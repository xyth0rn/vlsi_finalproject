==> flow/design.v <==
module ProgramCounter1 (clk, jump, A1, PCcounter, PCadd);
    input  clk;
    input  jump;                 
    input  [11:0] PCcounter;     
    input  [11:0] A1;            
    output [11:0] PCadd;         
    reg [11:0] PCadd;
    always @(posedge clk) begin
        if (jump)
            PCadd = PCcounter + A1;
        else
            PCadd = PCcounter + 1;
    end
endmodule
module ProgramCounter2 (clk, jump, ret, jumber, stk0, pc);
    input  clk;
    input  jump;                 
    input  ret;                  
    input  [11:0] jumber;        
    input  [11:0] stk0;          
    output [11:0] pc;            
    reg [11:0] pc;
    always @(posedge clk) begin
        if (ret)
            pc = stk0;
        else if (jump)
            pc = pc + jumber;
        else
            pc = pc + 1;
    end
endmodule
## From RTL to reports: ProgramCounter1

Tool output for the design above, in the order of the flow.
Lines are those of the file above, counted from 1.
Library cell names are shortened.
The mark - stands for no value.

| set-up | value |
|---|---|
| top module | ProgramCounter1 |
| clock | clk |
| standard-cell library | sky130hd |
| corner | tt_025C_1v80 |

## Word-level counts

Source: Yosys, flattened and elaborated, memories not mapped. Widths are those after wreduce; folded enables and synchronous resets count as part of the registers. Registers that Yosys merges into a memory's read port (data or address) are not register bits. Print and check cells do not count. Equal cells are merged and count once.

| operators by class | value |
|---|---|
| add/sub/neg operators | 2 |
| $mul | 0 |
| divide/modulo/power cells | 0 |
| order comparisons | 0 |
| equality and inequality tests | 0 |
| shifts and indexed selects | 0 |
| multiplexer cells | 1 |
| bitwise logic cells | 0 |
| reductions and logical operators | 0 |

Operators by type and width:

| operator | count |
|---|---|
| 12-bit by 1-bit adder with 12-bit output with constant B | 1 |
| 12-bit adder | 1 |
| 12-bit two-way mux | 1 |

| word-level totals | value |
|---|---|
| bits in registers | 12 |
| latch bits | 0 |
| RAM bits | 0 |
| ROM bits | 0 |
| word width x clocked read ports | 0 |
| memories | 0 |
| output and inout bits | 12 |
| elaborated cells | 4 |

## Longest topological paths

Depth = most cells in a row (Yosys ltp): at word level without a register or memory, in the mapped netlist without a sequential cell, where the memories' decode and read muxes count.

| depth | value |
|---|---|
| depth after elaboration | 2 |
| ABC_AREA | 0 |
| mapped depth | 9 |
| depth with buffers taken out | 8 |

## Synthesis result

Yosys stat after the flow's synthesis: flattened, memories mapped to cells. It holds for the ABC_AREA given above (unset counts as 0); a run with the other value may have another netlist.

Cells by type:

| cell | count | area in all (sq um) |
|---|---|---|
| dfxtp_1 | 12 | 240.23 |
| ha_1 | 11 | 137.632 |
| and2_1 | 12 | 75.072 |
| xnor2_1 | 8 | 70.067 |
| a21oi_1 | 8 | 40.038 |
| a2111oi_4 | 1 | 27.526 |
| xor2_1 | 3 | 26.275 |
| a21o_1 | 3 | 22.522 |
| fa_1 | 1 | 20.019 |
| nand4_1 | 3 | 18.768 |
| a41oi_2 | 1 | 16.266 |
| and3_4 | 1 | 11.261 |
| nor3_1 | 2 | 10.01 |
| o21ai_0 | 2 | 10.01 |
| a2111oi_0 | 1 | 8.758 |
| a21oi_2 | 1 | 8.758 |
| a211oi_1 | 1 | 7.507 |
| a21boi_1 | 1 | 7.507 |

Other cell types: 9; their cells: 12.

| synthesis totals | value |
|---|---|
| cells in the netlist | 84 |
| cell area after synthesis | 0.0008195 sq mm |
| flip-flops | 12 |

## Timing after synthesis

OpenSTA on the mapped netlist: ideal clock, no wires. The path of least setup slack (recovery checks aside). Input and output delay are each 20% of the period. Register names are those of the netlist, which keeps one name where synthesis merged equal registers.

| path post-synthesis | value |
|---|---|
| path kind | in2reg |
| start | input port jump |
| end | register PCadd[8] |
| period | 4650 ps |
| setup time | 127 ps |
| arrival | 2691 ps |
| slack | 1831 ps |
| delay of the path | 1888 ps |
| driving pins on the path | 8 |
| synthesis period reached | 2819 ps |

"delay of the path" is the arrival time less input delay plus setup time.
"driving pins on the path" counts driving pins, that of a launching flip-flop among them; a cell with two outputs on the path counts twice.
"synthesis period reached" is the clock period less the worst setup slack; recovery checks do not enter. This is arithmetic on one report: input and output delays are still those of the set period (20% each).
The rows between start and end are the longest chain of elaborated cells between them; the timing report does not say that the signal goes this way. Where chains are equally long, one stands for them.
Each line given opens the expression or statement behind the cell; cells for indexed reads and writes are added by Yosys, which also makes memories of some case tables.

| on the way, post-synthesis | value |
|---|---|
| cells stage by stage | clkbuf_1 > and2_1 > fa_1 > a211oi_1 > o21bai_1 > a2111oi_0 > nor3_1 > xor2_1 |
| cells in the longest elaborated chain | 1 |
| elaborated cells on any way between the ends | 1 |
| classes of those cells | 1 x mux |

Ends and longest elaborated chain, post-synthesis:

| what | RTL line | text |
|---|---|---|
| start, declared | 3 | `input  jump;` |
| 12-bit two-way mux | 9 | `if (jump)` |
| end, assigned | 10 | `PCadd = PCcounter + A1;` |
| end, assigned | 12 | `PCadd = PCcounter + 1;` |
| end, declared | 6 | `output [11:0] PCadd;` |

## Path in the finished layout

Path of least setup slack in the final report of stored run 2 (OpenROAD, finished layout, wires in). Where an end is a register, its clock arrival counts in the times.
The report prints the path's times to 10 ps; the period is as set.

| path post-layout | value |
|---|---|
| path kind | in2reg |
| start | input port A1[0] |
| end | register PCadd[8] |
| period | 2180 ps |
| setup time | 120 ps |
| arrival | 2280 ps |
| slack | 40 ps |
| driving pins on the path | 9 |

The rows between start and end are the longest chain of elaborated cells between them; the timing report does not say that the signal goes this way. Where chains are equally long, one stands for them.

| on the way, post-layout | value |
|---|---|
| cells stage by stage | clkdlybuf4s15_1 > nand2b_4 > ha_4 > fa_2 > a211oi_2 > o21bai_1 > a2111oi_1 > nor3_1 > xor2_1 |
| cells in the longest elaborated chain | 2 |
| elaborated cells on any way between the ends | 2 |
| classes of those cells | 1 x add/sub; 1 x mux |

Ends and longest elaborated chain, post-layout:

| what | RTL line | text |
|---|---|---|
| start, declared | 5 | `input  [11:0] A1;` |
| 12-bit adder | 10 | `PCadd = PCcounter + A1;` |
| 12-bit two-way mux | 9 | `if (jump)` |
| end, assigned | 10 |  |
| end, assigned | 12 | `PCadd = PCcounter + 1;` |
| end, declared | 6 | `output [11:0] PCadd;` |

==> results <==
Top module ProgramCounter1; platform sky130hd; tools Yosys and OpenROAD; 2 stored runs in no particular order. Input and output delays are each 20% of the period that was set; the output load is 0.01 pF.
"period reached" means the clock period less the worst setup slack. The figure is calculated, with input and output delays left at 20% of the set period.
Settings: - = not set for that run.
Among the results, - means that no value is shown for the run.

| run | period_ns | CORE_UTILIZATION | PLACE_DENSITY_LB_ADDON | HOLD_SLACK_MARGIN | CORE_ASPECT_RATIO | TNS_END_PERCENT | GPL_TIMING_DRIVEN | GPL_ROUTABILITY_DRIVEN | CTS_CLUSTER_SIZE | CTS_CLUSTER_DIAMETER | SLEW_MARGIN | MIN_ROUTING_LAYER | CAP_MARGIN | CORE_MARGIN | post-route utilization (%) | synthesis area (sq mm) | period reached (ps) | die size (sq mm) | worst setup slack after layout (ps) | post-route worst hold slack (ps) | setup TNS (ps) |
|---|---|---|---|---|---|---|---|---|---|---|---|---|---|---|---|---|---|---|---|---|---|
| stored run 1 | 2.22 | 71 | 0.2 | 0.05 | 0.62 | 40 | 0 | 1 | 59 | 399 | 10 | met2 | 20 | 2 | - | - | - | - | - | - | - |
| stored run 2 | 2.18 | 40 | - | - | - | - | - | - | - | - | 20 | - | 20 | 2 | 75.8 | 0.0008195 | 2143 | 0.002427 | 37 | 568 | 0 |

Stored run 1: stopped before the end: floorplanning reported PDN-0185
