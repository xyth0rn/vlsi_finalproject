==> flow/design.v <==
module StackSys (pcx, clk, push, sp, stk0);
    input [11:0] pcx;
    input clk, push;     
    input [11:0] sp;     
    output [11:0] stk0;  
    reg [11:0] stk0;     
    reg [11:0] Q0, Q1, Q2, Q3;
    always @(posedge clk) begin
        if (push) begin
            case (sp)
                0: Q0 <= pcx;
                1: Q1 <= pcx;
                2: Q2 <= pcx;
                3: Q3 <= pcx;
            endcase
        end
        else begin;
            Q0 <= Q0;
            Q1 <= Q1;
            Q2 <= Q2;
            Q3 <= Q3;
        end
    end
    always @(posedge clk) begin
        case (sp)
            0: stk0 <= Q0;
            1: stk0 <= Q1;
            2: stk0 <= Q2;
            3: stk0 <= Q3;
        endcase
    end
endmodule
module StackIndex (clk, push, pop, sp);
    input  clk;      
    input  push;     
    input  pop;      
    output [1:0] sp;
    reg [1:0] sp;
    always @(posedge clk) begin
        if (push) begin
            sp = sp + 1;
        end
        else if (pop) begin
            sp = sp - 1;
        end
    end
endmodule
Tool chain data of StackSys --
Tool output for the design above, in the order of the flow. Lines are those of the file above, counted from 1. Cell names lack the library's common part. The mark - stands for no value.
Design: design top StackSys, clock clk, cell library sky130hd, library corner tt_025C_1v80

Word level --
Counts by Yosys on the flattened word-level netlist (proc, flatten, opt, wreduce; memories kept). Register bits leave out memories and registers merged into their read ports (data or address). Print and check cells are left out. Cells with the same type and inputs are merged into one.
Word-level totals: output and inout port bits 12, word width x clocked read ports 0, latch bits 0, flip-flop bits (word level) 60, memory bits (read-only) 0, memory cells 0, input port bits 26, RAM bits 0
Operators by class: reductions and logical operators 6, muxes and demuxes 1, bitwise logic cells 0, equal/unequal tests 3, shift-type cells 0, order comparisons 0, $add $sub $neg 0, multipliers 0, div/mod/pow operators 0
Operator list (count):
- parallel mux 12 bit (select 4 bit) | 1
- == test 12 x 2 -> 1 bit (second input constant) | 2
- == test 12 x 1 -> 1 bit (second input constant) | 1
- logical NOT 12 bit | 1
- AND reduction 2 bit | 4
- nonzero test 4 bit | 1

Logic depth --
Yosys ltp: most cells in a row. Word level: on the elaborated netlist, between registers, memories and ports. Mapped: between sequential cells and ports; inverters and the memories' decode and read muxes count.
Depth: depth in word-level cells 2, ABC_AREA 0, gate-level depth with buffers 5, depth with buffers taken out 4

After synthesis --
Source: synth_stat.txt of the flow (Yosys; design flattened, memories mapped). It holds for the ABC_AREA given above (unset counts as 0); a run with the other value may have another netlist. Totals and module areas in this step are rounded.
Cell types:
- edfxtp_1 | count 60, total area 1.8E+03 um2
- mux2i_1 | count 12, total area 120.115 um2
- a2bb2oi_1 | count 12, total area 105.101 um2
- o22a_1 | count 12, total area 105.101 um2
- nor3_2 | count 2, total area 20.019 um2
- buf_2 | count 3, total area 15.014 um2
- nor4b_2 | count 1, total area 15.014 um2
- nor4_2 | count 1, total area 12.512 um2
- buf_6 | count 1, total area 11.261 um2
- clkbuf_1 | count 3, total area 11.261 um2
- or4_4 | count 1, total area 11.261 um2
- or4_1 | count 1, total area 7.507 um2
- and3_1 | count 1, total area 6.256 um2
- nand2b_1 | count 1, total area 6.256 um2
- or2_2 | count 1, total area 6.256 um2
- or3_1 | count 1, total area 6.256 um2
- buf_1 | count 1, total area 3.754 um2
- inv_1 | count 1, total area 3.754 um2
Not listed: further types 3, cells in them 3.
Mapped netlist: cell count 118, flip-flops 60, chip area (Yosys) 2300 um2

Path before layout --
OpenSTA on the mapped netlist: ideal clock, no wires. The path of least setup slack (recovery checks aside). Input and output delay are each 20% of the period. Register names are those of the netlist, which keeps one name where synthesis merged equal registers.
Path post-synthesis: path type input to register, start in sp[5], end reg Q2[0], arrival 2.358 ns, path delay 2.228 ns, stages 4, period 2.6 ns, path buffers 1, input delay 0.520 ns, time at the first pin 0.520 ns, slack -0.148 ns, synthesis period reached 2.748 ns
"path delay" = arrival - input delay + setup time. "stages" counts driving pins, that of a launching flip-flop among them; a cell with two outputs on the path counts twice. "synthesis period reached" = period - worst setup slack (recovery checks aside). The figure is calculated, with input and output delays left at 20% of the set period. The rows between start and end are the longest chain of elaborated cells between them; the timing report does not say that the signal goes this way. Where chains are equally long, one stands for them. Each line given opens the expression or statement behind the cell; cells for indexed reads and writes are added by Yosys, which also makes memories of some case tables.
Between the ends, post-synthesis: cell sequence or4_4 or3_1 buf_2 nor4b_2, cells in the longest elaborated chain 2, elaborated cells between the ends (all ways) 2
Ends and longest elaborated chain, post-synthesis:
- start: declaration | line 4 | input [11:0] sp;
- == test 12 x 2 -> 1 bit | line 10 | case (sp)
- AND reduction 2 bit
- end: assignment | line 13 | 2: Q2 <= pcx;
- end: assignment | line 20 | Q2 <= Q2;
- end: declaration | line 7 | reg [11:0] Q0, Q1, Q2, Q3;

Timing after layout --
From the final timing report of run 1: the path of least setup slack in the routed layout; clock arrival at registers is part of the times.
Path post-layout: path type input to register, start in sp[3], end reg Q0[3], stages 6, path buffers 2, time at the first pin 0.70 ns, arrival 3.17 ns, period 3.48 ns, input delay 0.70 ns, slack 0.26 ns
The rows between start and end are the longest chain of elaborated cells between them; the timing report does not say that the signal goes this way. Where chains are equally long, one stands for them.
Between the ends, post-layout: cell sequence clkdlybuf4s50_1 or4_1 or3_1 buf_2 inv_2 and3_1, cells in the longest elaborated chain 2, elaborated cells between the ends (all ways) 2
Ends and longest elaborated chain, post-layout:
- start: declaration | line 4 | input [11:0] sp;
- logical NOT 12 bit | line 10 | case (sp)
- AND reduction 2 bit
- end: assignment | line 11 | 0: Q0 <= pcx;
- end: assignment | line 18 | Q0 <= Q0;
- end: declaration | line 7 | reg [11:0] Q0, Q1, Q2, Q3;

Hand-over note for StackSys

Flow measurements of StackSys on sky130hd: 2 stored runs with different settings, listed in no order. Input and output delays are each 20% of the period that was set; the output load is 0.01 pF.
By "time used up by the worst setup path" is meant the share of the clock period that the worst setup path is allowed (20% is reserved at inputs, 20% at outputs), minus its slack. Clock arrival times at its registers enter into it.
"total design power": no workload was simulated; the value follows from the tool's default switching activity.
Results are given in rounded form.

* Run 1 | settings: period_ns 3.48; CORE_UTILIZATION 41; PLACE_DENSITY 0.36; TNS_END_PERCENT 80; GPL_TIMING_DRIVEN 0; CTS_CLUSTER_SIZE 61; SLEW_MARGIN 30; MIN_ROUTING_LAYER met2; CAP_MARGIN 20; CORE_MARGIN 2 | results: die outline area 6200 um2; time used up by the worst setup path 2.52 ns; worst path kind input to register; synthesis area 2300 um2; smallest hold slack 0.55 ns; worst slack on setup checks 0.26 ns; post-route utilization 54 %; total design power 1500 µW
* Run 2 | settings: period_ns 4.81; CAP_MARGIN 20; CORE_MARGIN 2; CORE_UTILIZATION 40; SLEW_MARGIN 20 | results: synthesis area 2300 um2; smallest hold slack 0.53 ns; worst slack on setup checks 1.3 ns; total design power 970 µW; die outline area 6300 um2; post-route utilization 53 %; time used up by the worst setup path 2.59 ns; worst path kind input to register

End of note.
